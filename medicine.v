==> flow/design.v <==
module Medicine_Reminder(
    input wire clk,
    input wire reset,
    output reg medicine_reminder
);
reg [11:0] counter;  
reg [3:0] medicine_counter;  
reg [23:0] reminder_timer;  
parameter CYCLES_PER_10_MINUTES = 600;  
parameter CYCLES_FOR_10_SECONDS = 100;   
always @(posedge clk or posedge reset) begin
    if (reset) begin
        counter <= 12'b0;
        medicine_counter <= 4'b0;
        medicine_reminder <= 1'b0;
        reminder_timer <= 24'b0;
    end else begin
        if (counter == CYCLES_PER_10_MINUTES) begin
            counter <= 12'b0;  
            if (medicine_counter < 4'd3) begin  
                medicine_reminder <= 1'b1;  
                medicine_counter <= medicine_counter + 1'b1;  
                reminder_timer <= 24'b0;  
            end else begin
                medicine_reminder <= 1'b0;  
            end
        end else begin
            counter <= counter + 1'b1;  
            if (medicine_reminder) begin
                if (reminder_timer < CYCLES_FOR_10_SECONDS) begin
                    reminder_timer <= reminder_timer + 1'b1;  
                end else begin
                    medicine_reminder <= 1'b0;  
                end
            end
        end
    end
end
endmodule
Reports on Medicine_Reminder
Tool output for the design above, in the order of the flow.
Lines are those of the file above, counted from 1.
Operators carry their Yosys type and port widths (W data, S select, Z words).
Library cell names are shortened.
{ "setup": {"design": "Medicine_Reminder", "clock": "clk", "cell_library": "sky130hd", "corner": "tt_025C_1v80"} }

Word level
Yosys after proc, flatten, opt, wreduce and memory -nomap, before mapping. Memory bits, and registers merged into a memory's read port (data or address), are not among the register bits. Print and check cells are not counted. Equal cells are merged and count once.
{ "op_classes": {"reduce_logical": 4, "muxes": 9, "equal": 2, "shifts": 0, "addsub": 3, "cmp": 2, "multipliers": 0, "n_div": 0, "n_logic": 0} }
{ "ops": {"columns": ["op", "count"], "rows": [
  ["$mux W24", 4],
  ["$add A24 B1 Y24 const B", 1],
  ["$lt A24 B7 Y1 const B", 1],
  ["$add A12 B1 Y12 const B", 1],
  ["$eq A12 B10 Y1 const B", 1],
  ["$mux W12", 1],
  ["$reduce_bool A2 Y1", 2],
  ["$add A4 B1 Y4 const B", 1],
  ["$lt A4 B2 Y1 const B", 1],
  ["$mux W1", 4],
  ["$reduce_and A3 Y1", 1],
  ["$ne A2 B1 Y1 const B", 1],
  ["$reduce_and A2 Y1", 1]
]} }
{ "bits": {"out_inout_bits": 1, "inputBits": 2, "latch_bits": 0, "clocked_rd_ports_x_width": 0, "rom_bits": 0, "memories": 0, "register_bits": 41, "ramBits": 0} }

Logic depth
Depth = most cells in a row (Yosys ltp): at word level without a register or memory, in the mapped netlist without a sequential cell, where the memories' decode and read muxes count.
{ "logic_depth": {"depth_word": 4, "ABC_AREA": 0, "depth_mapped": 8, "depth_no_buf": 6} }

Synthesis result
Source: synth_stat.txt of the flow (Yosys; design flattened, memories mapped). It holds for the ABC_AREA given above (unset counts as 0); a run with the other value may have another netlist.
The area totals of this step are shown rounded.
{ "by_type": {"columns": ["type", "count"], "rows": [
  ["dfrtp_1", 41],
  ["and2_1", 17],
  ["xnor2_1", 8],
  ["mux2i_1", 6],
  ["ha_1", 4],
  ["nand2_1", 12],
  ["nor2_1", 11],
  ["nor4_1", 6],
  ["nand3_1", 6],
  ["xor2_1", 3],
  ["nand2b_1", 4],
  ["nand4_1", 4],
  ["inv_1", 6],
  ["o31ai_1", 3],
  ["or4_4", 2],
  ["nor3_1", 4],
  ["nor4b_1", 2],
  ["clkbuf_1", 4]
]} }
Other cell types: 11; their cells: 13.
{ "mapped": {"flip_flops": 41, "buffers": 7, "yosys_area_um2": 1763, "cells": 156} }

Path before layout
Path of least setup slack by OpenSTA after synthesis, without wires, with an ideal clock, recovery checks aside; 20% of the period is set as input and as output delay. Where synthesis merged equal registers, the netlist keeps one of their names.
{ "synth_path": {"path_kind": "flip-flop to flip-flop", "start": "reg counter[0]", "end": "reg reminder_timer[0]", "path_delay_ns": 1.855, "driving_pins": 8, "path_slack_ns": 1.365, "period_ns": 3.22, "launch_ns": 0.000, "t_arrival_ns": 1.731, "n_path_buf": 1, "synth_period_reached_ns": 1.855} }
"path_delay_ns" = arrival - input delay + setup time.
"driving_pins": output pins that drive a net of the path, with the launching flip-flop's if there is one; two outputs of one cell count as two.
"synth_period_reached_ns" is the clock period less the worst setup slack; recovery checks do not enter. This is arithmetic on one report: input and output delays are still those of the set period (20% each).
The rows between start and end are the longest chain of elaborated cells between them; the timing report does not say that the signal goes this way. Where chains are equally long, one stands for them.
A line is the first line of the expression or statement that the cell stems from. Yosys adds cells for indexed reads and writes and turns some case tables into memories.
At most two assigning lines are given for a register; there are more.
{ "synth_between": {"path_cell_list": "dfrtp_1 inv_1 ha_1 and4b_1 and3_4 or4_4 buf_6 mux2i_1", "elab_chain_cells": 3} }
{ "synth_lines": {"columns": ["element", "line", "source"], "rows": [
  ["start: declaration", 6, "reg [11:0] counter;"],
  ["start: assignment", 13, "counter <= 12'b0;"],
  ["start: assignment", 28, "counter <= counter + 1'b1;"],
  ["$eq A12 B10 Y1", 18, "if (counter == CYCLES_PER_10_MINUTES) begin"],
  ["$ne A2 B1 Y1", null, null],
  ["$reduce_and A3 Y1", null, null],
  ["end: assignment", 16, "reminder_timer <= 24'b0;"],
  ["end: assignment", 31, "reminder_timer <= reminder_timer + 1'b1;"],
  ["end: declaration", 8, "reg [23:0] reminder_timer;"]
]} }

Path in the finished layout
Path of least setup slack in the final report of flow run 1 (OpenROAD, finished layout, wires in). Where an end is a register, its clock arrival counts in the times.
{ "layout_path": {"path_kind": "flip-flop to flip-flop", "start": "reg reminder_timer[22]", "end": "reg reminder_timer[1]", "launch_ns": 0.35, "driving_pins": 4, "path_slack_ns": -0.49, "period_ns": 1.27, "t_arrival_ns": 2.00, "n_path_buf": 0} }
The rows between start and end are the longest chain of elaborated cells between them; the timing report does not say that the signal goes this way. Where chains are equally long, one stands for them.
At most two assigning lines are given for a register; there are more.
{ "layout_between": {"path_cell_list": "dfrtp_1 or4_4 or4_4 mux2i_1", "elab_chain_cells": 4} }
{ "layout_lines": {"columns": ["element", "line", "source"], "rows": [
  ["start: declaration", 8, "reg [23:0] reminder_timer;"],
  ["start: assignment", 16, "reminder_timer <= 24'b0;"],
  ["start: assignment", 31, "reminder_timer <= reminder_timer + 1'b1;"],
  ["$lt A24 B7 Y1", 30, "if (reminder_timer < CYCLES_FOR_10_SECONDS) begin"],
  ["$mux W24", 30, null],
  ["$mux W24", 29, "if (medicine_reminder) begin"],
  ["$mux W24", 18, "if (counter == CYCLES_PER_10_MINUTES) begin"],
  ["end: assignment", 16, null],
  ["end: assignment", 31, null],
  ["end: declaration", 8, null]
]} }

Wiki page: Medicine_Reminder / flow data

Measured data: module Medicine_Reminder, platform sky130hd, 2 stored runs of the flow under differing settings, order arbitrary. Input and output delays are each 20% of the period that was set; the output load is 0.01 pF.
"clock_period_reached_ns" = clock period - worst setup slack. The figure is calculated, with input and output delays left at 20% of the set period.
"timing.worst_path_ns" is the time allowed to the run's worst setup path (the clock period less input and output delay, where it has them) less its slack. Clock arrival times count: a late capture clock shortens it, a late launch clock lengthens it.
"final_power_mw" rests on the timing tool's default activity at the inputs, not on a simulated workload.
Measured values are rounded.

Flow run 1
==> flow/run.sh <==
#!/bin/bash
# the make line also repeats the synthesis and layout settings of config.mk as NAME=value (left out here)
make -C /OpenROAD-flow-scripts/flow DESIGN_CONFIG=/design/flow/config.mk WORK_HOME=/design/flow/orfs CLKGATE_MAP_FILE= finish
==> flow/config.mk <==
export PLATFORM = sky130hd
export DESIGN_NAME = Medicine_Reminder
export DESIGN_NICKNAME = Medicine_Reminder
export VERILOG_FILES = /design/flow/design.v
export SDC_FILE = /design/flow/constraint.sdc
export NUM_CORES = 4
export LEC_CHECK = 0
export CAP_MARGIN = 20
export CELL_PAD_IN_SITES_DETAIL_PLACEMENT = 0
export CORE_MARGIN = 2
export CORE_UTILIZATION = 51
export GPL_ROUTABILITY_DRIVEN = 0
export PLACE_DENSITY_LB_ADDON = 0.1
export SETUP_SLACK_MARGIN = -0.05
export SLEW_MARGIN = 20
==> flow/constraint.sdc <==
create_clock -name core_clock -period 1.27 [get_ports {clk}]
set_input_delay 0.2540 -clock core_clock [delete_from_list [all_inputs] [get_ports {clk}]]
set_output_delay 0.2540 -clock core_clock [all_outputs]
set_load 0.01 [all_outputs]

==> results of flow run 1, as JSON <==
{
  "synth_chip_area_um2": 1763,
  "design.die.area_um2": 3943,
  "finalCellArea_um2": 2412,
  "layout_utilization_pct": 72.3,
  "setup_worst_slack_ns": -0.486,
  "timing.setup.tns_ns": -10.04,
  "final_power_mw": 2.398,
  "clock_period_reached_ns": 1.756,
  "timing.worst_path_ns": 1.76,
  "critical_path_kind": "flip-flop to flip-flop"
}

Flow run 2
==> flow/run.sh <==
#!/bin/bash
# the make line also repeats the synthesis and layout settings of config.mk as NAME=value (left out here)
make -C /OpenROAD-flow-scripts/flow DESIGN_CONFIG=/design/flow/config.mk WORK_HOME=/design/flow/orfs CLKGATE_MAP_FILE= finish
==> flow/config.mk <==
export PLATFORM = sky130hd
export DESIGN_NAME = Medicine_Reminder
export DESIGN_NICKNAME = Medicine_Reminder
export VERILOG_FILES = /design/flow/design.v
export SDC_FILE = /design/flow/constraint.sdc
export NUM_CORES = 4
export LEC_CHECK = 0
export CAP_MARGIN = 20
export CELL_PAD_IN_SITES_DETAIL_PLACEMENT = 0
export CELL_PAD_IN_SITES_GLOBAL_PLACEMENT = 3
export CORE_ASPECT_RATIO = 1.49
export CORE_MARGIN = 2
export CORE_UTILIZATION = 38
export GPL_ROUTABILITY_DRIVEN = 0
export GPL_TIMING_DRIVEN = 0
export HOLD_SLACK_MARGIN = 0.24
export MAX_ROUTING_LAYER = met4
export PLACE_DENSITY_LB_ADDON = 0.0
export SETUP_SLACK_MARGIN = 0.21
export SLEW_MARGIN = 25
export TNS_END_PERCENT = 20
==> flow/constraint.sdc <==
create_clock -name core_clock -period 2.11 [get_ports {clk}]
set_input_delay 0.4220 -clock core_clock [delete_from_list [all_inputs] [get_ports {clk}]]
set_output_delay 0.4220 -clock core_clock [all_outputs]
set_load 0.01 [all_outputs]

==> results of flow run 2, as JSON <==
{
  "synth_chip_area_um2": 1763,
  "design.die.area_um2": 5211,
  "finalCellArea_um2": 2056,
  "layout_utilization_pct": 45.6,
  "setup_worst_slack_ns": 0.260,
  "timing.setup.tns_ns": 0.000,
  "final_power_mw": 1.435,
  "clock_period_reached_ns": 1.850,
  "timing.worst_path_ns": 1.85,
  "critical_path_kind": "flip-flop to flip-flop"
}
