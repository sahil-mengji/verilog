==> flow/design.v <==
module BPM_Monitor(
    input wire clk,
    input wire reset,
    input wire [7:0] pulse_count,  
    output reg [7:0] bpm,           
    output reg bpm_state            
);
    always @(posedge clk or posedge reset) begin
        if (reset) begin
            bpm <= 0;
            bpm_state <= 0;
        end
        else begin
            bpm <= pulse_count * 6;   
            if (pulse_count < 10 || pulse_count > 17) begin
                bpm_state <= 1;   
            end
            else begin
                bpm_state <= 0;   
            end
        end
    end
endmodule
Step by step through the tools: BPM_Monitor
What the tools print for BPM_Monitor, step after step.
Lines are those of the file above, counted from 1.
Operators carry their Yosys type and port widths (W data, S select, Z words).
Cell names lack the library's common part.
The mark -- stands for no value.

set-up
  design top = BPM_Monitor
  clock port = clk
  cell library = sky130hd
  library corner = tt_025C_1v80

Elaborated design
Counts by Yosys on the flattened word-level netlist (proc, flatten, opt, wreduce; memories kept). Register bits leave out memories and registers merged into their read ports (data or address); mux counts leave out enables and synchronous resets folded into registers. Print and check cells are left out. Cells with the same type and inputs are merged into one.

bit counts
  input bits = 10
  output and inout port bits = 9
  cells after elaboration = 7
  bits in registers = 8

cells by class
  $lt $le $gt $ge = 2
  $mul = 1
  muxes and demuxes = 1
  reductions and logical operators = 1

operators with widths
  kind                   number
  $mul A8 B2 Y7 const B  1
  $lt A8 B4 Y1 const B   1
  $gt A8 B5 Y1 const B   1
  $logic_or A1 B1 Y1     1
  $mux W1                1

Depth
Yosys ltp: most cells in a row. Word level: on the elaborated netlist, between registers, memories and ports. Mapped: between sequential cells and ports; inverters and the memories' decode and read muxes count.

logic depth
  depth in word-level cells = 3
  ABC_AREA = 0
  gate-level depth with buffers = 6
  depth with buffers taken out = 6

Synthesis result
Yosys stat after the flow's synthesis: flattened, memories mapped to cells. It holds for the ABC_AREA given above (unset counts as 0); a run with the other value may have another netlist.

mapped netlist
  sequential area = 200.2 um^2
  mapped cells = 54
  synthesis area = 560.5 um^2
  flip-flops = 8
  buffers = 1

cell types
  type      number  total area (um^2)
  dfrtp_1   8       200.192
  ha_1      12      150.144
  inv_1     12      45.043
  xnor2_1   4       35.034
  fa_1      1       20.019
  o21ai_0   4       20.019
  a21oi_1   3       15.014
  a211oi_2  1       12.512
  a21oi_2   1       8.758
  a311oi_1  1       8.758
  xor2_1    1       8.758
  a21o_1    1       7.507
  buf_4     1       7.507
  o21bai_1  1       7.507
  and3_1    1       6.256
  conb_1    1       3.754
  nand2_1   1       3.754

Worst setup path after synthesis
OpenSTA on the mapped netlist: ideal clock, no wires. The path of least setup slack (recovery checks aside). Input and output delay are each 20% of the period. Register names are those of the netlist, which keeps one name where synthesis merged equal registers.

timing path post-synthesis
  kind = input to register
  start point = input port pulse_count[0]
  end point = register bpm[6]
  period = 1.54 ns
  data arrival time = 1.270 ns
  driving pins on the path = 6
  path delay = 1.085 ns
  time at the first pin = 0.308 ns
  input delay = 0.308 ns
  setup time = 0.123 ns
  setup slack = 0.148 ns
  path buffers = 0
  required time = 1.417 ns
  synthesis period reached = 1.392 ns

"path delay" is the arrival time less input delay plus setup time.
"driving pins on the path": output pins that drive a net of the path, with the launching flip-flop's if there is one; two outputs of one cell count as two.
"synthesis period reached" is the clock period less the worst setup slack; recovery checks do not enter. This is arithmetic on one report: input and output delays are still those of the set period (20% each).
Between the ends stands the longest chain of elaborated cells between them, by number of cells; it is not shown to be the way that was timed. Of several equally long chains one is given.
A line is the first line of the expression or statement that the cell stems from. Yosys adds cells for indexed reads and writes and turns some case tables into memories.

between the ends, post-synthesis
  cell sequence = ha_1 -> inv_1 -> fa_1 -> o21ai_0 -> a21oi_1 -> xnor2_1
  cells in the longest elaborated chain = 1
  elaborated cells on any way between the ends = 1
  source lines of those cells = 1
  those cells by class = mul (1)

RTL lines, path post-synthesis
  what             line  RTL
  start, declared  4     input wire [7:0] pulse_count,
  $mul A8 B2 Y7    14    bpm <= pulse_count * 6;
  end, assigned    10    bpm <= 0;
  end, assigned    14
  end, declared    5     output reg [7:0] bpm,

Path in the finished layout
Path of least setup slack in the final report of flow run A (OpenROAD, finished layout, wires in). Where an end is a register, its clock arrival counts in the times.

timing path post-layout
  kind = input to register
  start point = input port pulse_count[1]
  end point = register bpm[6]
  input delay = 0.51 ns
  required time = 2.66 ns
  driving pins on the path = 7
  data arrival time = 2.10 ns
  time at the first pin = 0.51 ns
  setup time = 0.11 ns
  path buffers = 1
  period = 2.53 ns
  setup slack = 0.56 ns

Between the ends stands the longest chain of elaborated cells between them, by number of cells; it is not shown to be the way that was timed. Of several equally long chains one is given.

between the ends, post-layout
  cell sequence = clkdlybuf4s50_1 -> ha_1 -> inv_1 -> fa_1 -> o21ai_0 -> a21oi_1 -> xnor2_1
  cells in the longest elaborated chain = 1
  elaborated cells on any way between the ends = 1
  source lines of those cells = 1
  those cells by class = mul (1)

RTL lines, path post-layout
  what             line  RTL
  start, declared  4     input wire [7:0] pulse_count,
  $mul A8 B2 Y7    14    bpm <= pulse_count * 6;
  end, assigned    10    bpm <= 0;
  end, assigned    14
  end, declared    5     output reg [7:0] bpm,

## Implementation results

Flow measurements of BPM_Monitor on sky130hd: 2 stored runs with different settings, listed in no order. Input and output delays are each 20% of the period that was set; the output load is 0.01 pF.
"achieved clock period (ns)": clock period set for the run, less the worst setup slack. It is reckoned from that one timing run; input and output delays stay at 20% of the period that was set.
"worst setup path time (ns)" means the part of the period allowed to the worst setup path (the constraints hold back 20% at inputs and 20% at outputs) less its slack; where the path has registers, the arrival times of their clocks count too.
"finish__power__total" rests on the timing tool's default activity at the inputs, not on a simulated workload.

settings of flow run A
{
  "period_ns": 2.53,
  "CORE_UTILIZATION": 20,
  "SETUP_SLACK_MARGIN": 0.27,
  "PLACE_DENSITY_LB_ADDON": 0.25,
  "CORE_MARGIN": 7,
  "TNS_END_PERCENT": 65,
  "CTS_CLUSTER_SIZE": 55,
  "CTS_CLUSTER_DIAMETER": 287,
  "SLEW_MARGIN": 15,
  "CAP_MARGIN": 20
}
report of flow run A
yosys chip area after synthesis (um^2): 560.5
finish__design__die__area: 4481.0
finish__design__instance__area__stdcell: 784.5
finish__design__instance__utilization: 0.2895
finish__timing__setup__ws: 0.558
finish__timing__setup__tns: 0.000
finish__timing__hold__ws: 0.513
finish__power__total: 3.634e-04
achieved clock period (ns): 1.972
worst setup path time (ns): 1.47
worst setup path kind: input to register

settings of flow run B
{
  "period_ns": 1.25,
  "CAP_MARGIN": 20,
  "CORE_MARGIN": 2,
  "CORE_UTILIZATION": 40,
  "SLEW_MARGIN": 20
}
report of flow run B
yosys chip area after synthesis (um^2): 560.5
finish__design__die__area: 1716.9
finish__design__instance__area__stdcell: 873.3
finish__design__instance__utilization: 0.6712
finish__timing__setup__ws: 0.042
finish__timing__setup__tns: 0.000
finish__timing__hold__ws: 0.240
finish__power__total: 7.483e-04
achieved clock period (ns): 1.208
worst setup path time (ns): 0.96
worst setup path kind: input to register
